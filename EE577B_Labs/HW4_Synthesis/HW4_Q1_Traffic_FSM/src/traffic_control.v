==> flow/design.v <==
module traffic_control (
    input  CLK,
    input  reset,    
    input  ERR,      
    input  PA,       
    input  PB,       
    output reg [2:0] L_A,
    output reg [2:0] L_B,
    output reg       RA,
    output reg       RB
);
    parameter [2:0] SIG_GREEN        = 3'b110;
    parameter [2:0] SIG_G_LEFT       = 3'b101;
    parameter [2:0] SIG_YELLOW       = 3'b100;
    parameter [2:0] SIG_RED          = 3'b011;
    parameter [2:0] SIG_G_RIGHT      = 3'b010;
    parameter [2:0] SIG_FLASH_RED    = 3'b111;
    parameter [2:0] SIG_FLASH_YELLOW = 3'b000;
    parameter [7:0] S0_PED   = 8'b0000_0001;  
    parameter [7:0] S1       = 8'b0000_0010;  
    parameter [7:0] S2       = 8'b0000_0100;  
    parameter [7:0] S3       = 8'b0000_1000;  
    parameter [7:0] S4       = 8'b0001_0000;  
    parameter [7:0] S5       = 8'b0010_0000;  
    parameter [7:0] S6       = 8'b0100_0000;  
    parameter [7:0] S7_ERR   = 8'b1000_0000;  
    parameter [5:0] D0 = 6, D1 = 8, D2 = 3, D3 = 3,
                    D4 = 8, D5 = 3, D6 = 3;
    reg  [7:0] state, next_state;    
    reg  [5:0] tick;                 
    reg        pa_req, pb_req;       
    reg        pa_served, pb_served; 
    reg        force_ped_once;       
    reg        ret_sel;              
    function [5:0] state_duration;
        input [7:0] s;
        begin
            if      (s == S0_PED) state_duration = D0;
            else if (s == S1    ) state_duration = D1;
            else if (s == S2    ) state_duration = D2;
            else if (s == S3    ) state_duration = D3;
            else if (s == S4    ) state_duration = D4;
            else if (s == S5    ) state_duration = D5;
            else if (s == S6    ) state_duration = D6;
            else                  state_duration = 0;  
        end
    endfunction
    wire tick_en   = (state != S7_ERR) && (state_duration(state) != 0);
    wire tick_last = tick_en && (tick == state_duration(state)-1);
    wire in_S7 = (state == S7_ERR);
    wire in_S0 = (state == S0_PED);
    always @* begin
        next_state = state;  
        if (state == S7_ERR) begin
            next_state = S0_PED;
        end
        else if (state == S0_PED) begin
            if (tick_last) next_state = (ret_sel ? S4 : S1);
        end
        else if (state == S1) begin
            if (tick_last) next_state = S2;
        end
        else if (state == S2) begin
            if (tick_last) next_state = S3;
        end
        else if (state == S3) begin
            if (tick_last) begin
                if (pa_req || pb_req) next_state = S0_PED;
                else                   next_state = S4;
            end
        end
        else if (state == S4) begin
            if (tick_last) next_state = S5;
        end
        else if (state == S5) begin
            if (tick_last) next_state = S6;
        end
        else if (state == S6) begin
            if (tick_last) begin
                if (pa_req || pb_req) next_state = S0_PED;
                else                   next_state = S1;
            end
        end
        else begin
            next_state = S7_ERR;  
        end
    end
    wire entering_S0_from_normal = (next_state == S0_PED) && !(in_S0) && !(in_S7);
    wire entering_S0_from_err    = (next_state == S0_PED) &&  in_S7;
    always @(posedge CLK) begin
        if (ERR) begin
            pa_req <= 1'b0;
            pb_req <= 1'b0;
        end else if (reset) begin
            pa_req <= 1'b0;
            pb_req <= 1'b0;
        end else begin
            if (entering_S0_from_normal) begin
                pa_req <= 1'b0;
                pb_req <= 1'b0;
            end else begin
                if (!in_S0 && !in_S7) begin
                    if (PA) pa_req <= 1'b1;
                    if (PB) pb_req <= 1'b1;
                end
            end
        end
    end
    always @(posedge CLK) begin
        if (ERR) begin
            state          <= S7_ERR;
            tick           <= 6'd0;
            force_ped_once <= 1'b0;
            ret_sel        <= 1'b0;   
            pa_served      <= 1'b0;
            pb_served      <= 1'b0;
        end
        else if (reset) begin
            state          <= S7_ERR;
            tick           <= 6'd0;
            force_ped_once <= 1'b0;
            ret_sel        <= 1'b0;   
            pa_served      <= 1'b0;
            pb_served      <= 1'b0;
        end
        else begin
            state <= next_state;
            if (state == next_state) begin
                if (tick_en) begin
                    if (tick_last) tick <= 6'd0;
                    else           tick <= tick + 6'd1;
                end else begin
                    tick <= 6'd0;  
                end
            end else begin
                tick <= 6'd0;
            end
            if (entering_S0_from_err) force_ped_once <= 1'b1;
            if (in_S0 && tick_last)   force_ped_once <= 1'b0;
            if ((state == S3) && tick_last && (pa_req || pb_req)) ret_sel <= 1'b1;  
            if ((state == S6) && tick_last && (pa_req || pb_req)) ret_sel <= 1'b0;  
            if (entering_S0_from_normal) begin
                pa_served <= pa_req;
                pb_served <= pb_req;
            end else if (entering_S0_from_err) begin
                pa_served <= 1'b1;  
                pb_served <= 1'b1;
            end
            if (in_S0 && tick_last) begin
                pa_served <= 1'b0;
                pb_served <= 1'b0;
            end
        end
    end
    reg [2:0] la_next, lb_next;
    reg       ra_hold, rb_hold;
    always @* begin
        la_next = L_A;
        lb_next = L_B;
        if      (state == S0_PED)   begin la_next = SIG_FLASH_RED;    lb_next = SIG_FLASH_RED;    end
        else if (state == S1)       begin la_next = SIG_GREEN;        lb_next = SIG_RED;          end
        else if (state == S2)       begin la_next = SIG_G_LEFT;       lb_next = SIG_G_RIGHT;      end
        else if (state == S3)       begin la_next = SIG_YELLOW;       lb_next = SIG_G_RIGHT;      end
        else if (state == S4)       begin la_next = SIG_RED;          lb_next = SIG_GREEN;        end
        else if (state == S5)       begin la_next = SIG_G_RIGHT;      lb_next = SIG_G_LEFT;       end
        else if (state == S6)       begin la_next = SIG_G_RIGHT;      lb_next = SIG_YELLOW;       end
        else if (state == S7_ERR)   begin la_next = SIG_FLASH_YELLOW; lb_next = SIG_FLASH_YELLOW; end
        else                        begin la_next = SIG_FLASH_YELLOW; lb_next = SIG_FLASH_YELLOW; end
    end
    always @(posedge CLK) begin
        if (ERR) begin
            L_A     <= SIG_FLASH_YELLOW;
            L_B     <= SIG_FLASH_YELLOW;
            RA      <= 1'b0;
            RB      <= 1'b0;
            ra_hold <= 1'b0;
            rb_hold <= 1'b0;
        end else if (reset) begin
            L_A     <= SIG_FLASH_YELLOW;
            L_B     <= SIG_FLASH_YELLOW;
            RA      <= 1'b0;
            RB      <= 1'b0;
            ra_hold <= 1'b0;
            rb_hold <= 1'b0;
        end else begin
            L_A <= la_next;
            L_B <= lb_next;
            if (entering_S0_from_normal) begin
                ra_hold <= pa_served;
                rb_hold <= pb_served;
            end else if (entering_S0_from_err) begin
                ra_hold <= 1'b1;
                rb_hold <= 1'b1;
            end
            if (in_S0) begin
                RA <= ra_hold | force_ped_once;
                RB <= rb_hold | force_ped_once;
                if (tick_last) begin
                    ra_hold <= 1'b0;
                    rb_hold <= 1'b0;
                end
            end else begin
                RA <= 1'b0;
                RB <= 1'b0;
            end
        end
    end
endmodule
## Reports on traffic_control

What the tools print for traffic_control, step after step.
Lines are those of the file above, counted from 1.
Operators carry their Yosys type and port widths (W data, S select, Z words).
Cell names lack the library's common part.
The mark n/a stands for no value.

| set-up | value |
|---|---|
| top | traffic_control |
| clock port | CLK |
| standard-cell library | sky130hd |
| timing corner | tt_025C_1v80 |

## Word-level counts

Yosys after proc, flatten, opt, wreduce and memory -nomap, before mapping. Memory bits, and registers merged into a memory's read port (data or address), are not among the register bits. Print and check cells are not counted. Equal cells are merged and count once.

| bit counts | value |
|---|---|
| flip-flop bits (word level) | 30 |
| latch bits | 0 |
| RAM bits | 0 |
| ROM bits | 0 |
| word width x clocked read ports | 0 |
| memory cells | 0 |
| bits of input ports | 5 |
| output and inout bits | 8 |

| operators by class | value |
|---|---|
| $add $sub $neg | 2 |
| multiply operators | 0 |
| div/mod/pow operators | 0 |
| magnitude comparators | 0 |
| equality and inequality tests | 12 |
| shift operators | 0 |
| multiplexer cells | 50 |
| bitwise gates (word level) | 5 |
| reduce/logical cells | 24 |

Operators by type and width:

| kind | number |
|---|---|
| $mux W8 | 15 |
| $mux W3 | 11 |
| $eq A6 B32 Y1 | 1 |
| $mux W4 | 5 |
| $eq A8 B1 Y1 const B | 2 |
| $reduce_or A3 Y1 | 4 |
| $mux W2 | 6 |
| $logic_and A1 B1 Y1 | 11 |
| $mux W1 | 11 |
| $mux W5 | 2 |
| $eq A8 B2 Y1 const B | 1 |
| $eq A8 B3 Y1 const B | 1 |
| $eq A8 B4 Y1 const B | 1 |
| $eq A8 B5 Y1 const B | 1 |
| $eq A8 B6 Y1 const B | 1 |
| $eq A8 B7 Y1 const B | 1 |
| $eq A8 B8 Y1 | 1 |
| $eq A8 B8 Y1 const B | 1 |
| $ne A8 B8 Y1 const B | 1 |
| $sub A6 B1 Y7 const B | 1 |
| $add A6 B1 Y6 const B | 1 |
| $reduce_bool A6 Y1 | 1 |
| $reduce_or A5 Y1 | 1 |
| $reduce_and A2 Y1 | 2 |
| $not A1 Y1 | 3 |
| $or A1 B1 Y1 | 2 |
| $logic_not A1 Y1 | 2 |
| $reduce_bool A2 Y1 | 1 |

Other operator kinds: 2; their cells: 2.

## Longest topological paths

Longest topological path by Yosys (ltp), each cell counted once; first at word level (registers and memories cut), then after technology mapping (sequential cells cut; the memories' decode and read muxes count).

| logic depth | value |
|---|---|
| word-level depth | 26 |
| ABC_AREA | 1 |
| gate-level depth with buffers | 16 |

## Netlist

Source: synth_stat.txt of the flow (Yosys; design flattened, memories mapped). It holds for the ABC_AREA given above (unset counts as 0); a run with the other value may have another netlist.
The area totals of this step are shown rounded.

| synthesis totals | value |
|---|---|
| standard cells after synthesis | 208 |
| chip area (Yosys) | 1558 um2 |
| area of sequential cells | 600.6 um2 |
| flip-flop cells | 30 |

Cells by type:

| cell | number | area in all (um2) |
|---|---|---|
| dfxtp_1 | 30 | 600.576 |
| nand2_1 | 35 | 131.376 |
| nor2_1 | 29 | 108.854 |
| inv_1 | 26 | 97.594 |
| nor2_4 | 7 | 78.826 |
| a21oi_1 | 12 | 60.058 |
| nand3_1 | 12 | 60.058 |
| nand2_4 | 5 | 56.304 |
| o21ai_0 | 9 | 45.043 |
| nand2_2 | 7 | 43.792 |
| nand3_2 | 3 | 30.029 |
| inv_2 | 7 | 26.275 |
| nor4_4 | 1 | 21.27 |
| nand2_8 | 1 | 20.019 |
| nor3_1 | 4 | 20.019 |
| nand4_1 | 3 | 18.768 |
| a21oi_4 | 1 | 16.266 |
| a211oi_1 | 2 | 15.014 |

Other cell types: 10; their cells: 14.

## Path before layout

OpenSTA on the mapped netlist: ideal clock, no wires. The path of least setup slack (recovery checks aside). Input and output delay are each 20% of the period. Register names are those of the netlist, which keeps one name where synthesis merged equal registers.

| path post-synthesis | value |
|---|---|
| path kind | register to register |
| from | register state[6] |
| to | register ra_hold |
| clock period | 3.1 ns |
| setup time | 0.119 ns |
| arrival | 1.532 ns |
| setup slack | 1.448 ns |
| delay of the path | 1.651 ns |
| driving pins on the path | 14 |
| path buffers | 1 |
| period reached after synthesis | 1.652 ns |

"delay of the path" = arrival - input delay + setup time.
"driving pins on the path" counts driving pins, that of a launching flip-flop among them; a cell with two outputs on the path counts twice.
"period reached after synthesis" = period - worst setup slack (recovery checks aside). The figure is calculated, with input and output delays left at 20% of the set period.
The rows between start and end are the longest chain of elaborated cells between them; the timing report does not say that the signal goes this way. Where chains are equally long, one stands for them.
Each line given opens the expression or statement behind the cell; cells for indexed reads and writes are added by Yosys, which also makes memories of some case tables.
A register here has more assigning lines than the two given.

| on the way, post-synthesis | value |
|---|---|
| cell sequence | dfxtp_1 nor2_2 nand2_4 inv_8 nand2_8 nand2_2 nand3_2 a21oi_4 nand2_2 buf_6 o21ai_2 inv_2 o21ai_0 a21oi_1 |
| cells in the longest elaborated chain | 26 |

Ends and longest elaborated chain, post-synthesis:

| item | line | text |
|---|---|---|
| from (decl) | 29 | `reg  [7:0] state, next_state;` |
| from (assign) | 111 | `state          <= S7_ERR;` |
| from (assign) | 127 | `state <= next_state;` |
| $eq A8 B7 Y1 | 44 | `else if (s == S6    ) state_duration = D6;` |
| $mux W2 | 44 |  |
| $mux W2 | 43 | `else if (s == S5    ) state_duration = D5;` |
| $mux W4 | 42 | `else if (s == S4    ) state_duration = D4;` |
| $mux W4 | 41 | `else if (s == S3    ) state_duration = D3;` |
| $mux W4 | 40 | `else if (s == S2    ) state_duration = D2;` |
| $mux W4 | 39 | `else if (s == S1    ) state_duration = D1;` |
| [12 not listed] | n/a |  |
| $mux W8 | 54 | `if (state == S7_ERR) begin` |
| $eq A8 B1 Y1 | 89 | `wire entering_S0_from_err    = (next_state == S0_PED) &&  in_S7;` |
| $logic_and A1 B1 Y1 | 89 |  |
| $mux W1 | 191 | `end else if (entering_S0_from_err) begin` |
| $mux W1 | 188 | `if (entering_S0_from_normal) begin` |
| $mux W1 | 198 | `if (tick_last) begin` |
| $mux W1 | 195 | `if (in_S0) begin` |
| to (assign) | 189 | `ra_hold <= pa_served;` |
| to (assign) | 192 | `ra_hold <= 1'b1;` |
| to (decl) | 156 | `reg       ra_hold, rb_hold;` |

## Path in the finished layout

From the final timing report of job 1: the path of least setup slack in the routed layout; clock arrival at registers is part of the times.

| path after layout | value |
|---|---|
| path kind | input to register |
| from | input ERR |
| to | register tick[3] |
| clock period | 3.75 ns |
| external input delay | 0.75 ns |
| setup time | 0.07 ns |
| arrival | 2.57 ns |
| setup slack | 1.39 ns |
| driving pins on the path | 6 |
| path buffers | 1 |

The rows between start and end are the longest chain of elaborated cells between them; the timing report does not say that the signal goes this way. Where chains are equally long, one stands for them.
A register here has more assigning lines than the two given.

| on the way, after layout | value |
|---|---|
| cell sequence | clkdlybuf4s50_1 nor2_1 inv_1 nor2_1 nand2_1 a21oi_1 |
| cells in the longest elaborated chain | 1 |

Ends and longest elaborated chain, after layout:

| item | line | text |
|---|---|---|
| from (decl) | 4 | `input  ERR,` |
| $reduce_or A5 Y1 | n/a |  |
| to (assign) | 112 | `tick           <= 6'd0;` |
| to (assign) | 131 | `else           tick <= tick + 6'd1;` |
| to (decl) | 30 | `reg  [5:0] tick;` |

Measured results for traffic_control: 2 stored runs of the Yosys and OpenROAD flow on sky130hd. The settings differ; the order carries no meaning. The constraints put input and output delay at 20% of the set period each and load the outputs with 0.01 pF.
By "period reached" is meant the clock period of the run minus its worst setup slack. This is arithmetic on one report: input and output delays are still those of the set period (20% each).
"time on the worst setup path" is the time allowed to the run's worst setup path (the clock period less input and output delay, where it has them) less its slack. Clock arrival times count: a late capture clock shortens it, a late launch clock lengthens it.
"power consumption" rests on the timing tool's default activity at the inputs, not on a simulated workload.
Values from the reports are rounded here.

#### Job 1

| setting | value |
|---|---|
| period_ns | `3.75` |
| CORE_UTILIZATION | `27` |
| SETUP_SLACK_MARGIN | `0.17` |
| PLACE_DENSITY_LB_ADDON | `0.05` |
| CORE_MARGIN | `10` |
| CELL_PAD_IN_SITES_GLOBAL_PLACEMENT | `0` |
| TNS_END_PERCENT | `25` |
| ABC_AREA | `1` |
| CTS_CLUSTER_SIZE | `57` |
| CAP_MARGIN | `20` |
| SLEW_MARGIN | `20` |

| result | value |
|---|---|
| time on the worst setup path | 1.61 ns |
| worst setup path type | input to register |
| standard-cell area after layout | 1852 um2 |
| total negative slack on setup checks | 0.000 ns |
| period reached | 2.360 ns |
| utilization after layout | 33.4% |
| area inside the die boundary | 9207 um2 |
| power consumption | 650.7 uW |
| smallest setup slack | 1.390 ns |
| worst hold slack after layout | 0.459 ns |
| chip area after synthesis (Yosys) | 1558 um2 |

#### Job 2

| setting | value |
|---|---|
| period_ns | `2.37` |
| CORE_UTILIZATION | `38` |
| PLACE_DENSITY_LB_ADDON | `0.1` |
| CORE_ASPECT_RATIO | `1.15` |
| CORE_MARGIN | `2` |
| CELL_PAD_IN_SITES_DETAIL_PLACEMENT | `1` |
| GPL_TIMING_DRIVEN | `1` |
| CTS_CLUSTER_DIAMETER | `221` |
| CAP_MARGIN | `40` |
| MAX_ROUTING_LAYER | `met4` |
| SLEW_MARGIN | `20` |

| result | value |
|---|---|
| time on the worst setup path | 2.23 ns |
| worst setup path type | register to register |
| standard-cell area after layout | 1843 um2 |
| total negative slack on setup checks | 0.000 ns |
| period reached | 2.234 ns |
| utilization after layout | 48.7% |
| area inside the die boundary | 4478 um2 |
| power consumption | 1031 uW |
| smallest setup slack | 0.136 ns |
| worst hold slack after layout | 0.484 ns |
| chip area after synthesis (Yosys) | 1504 um2 |
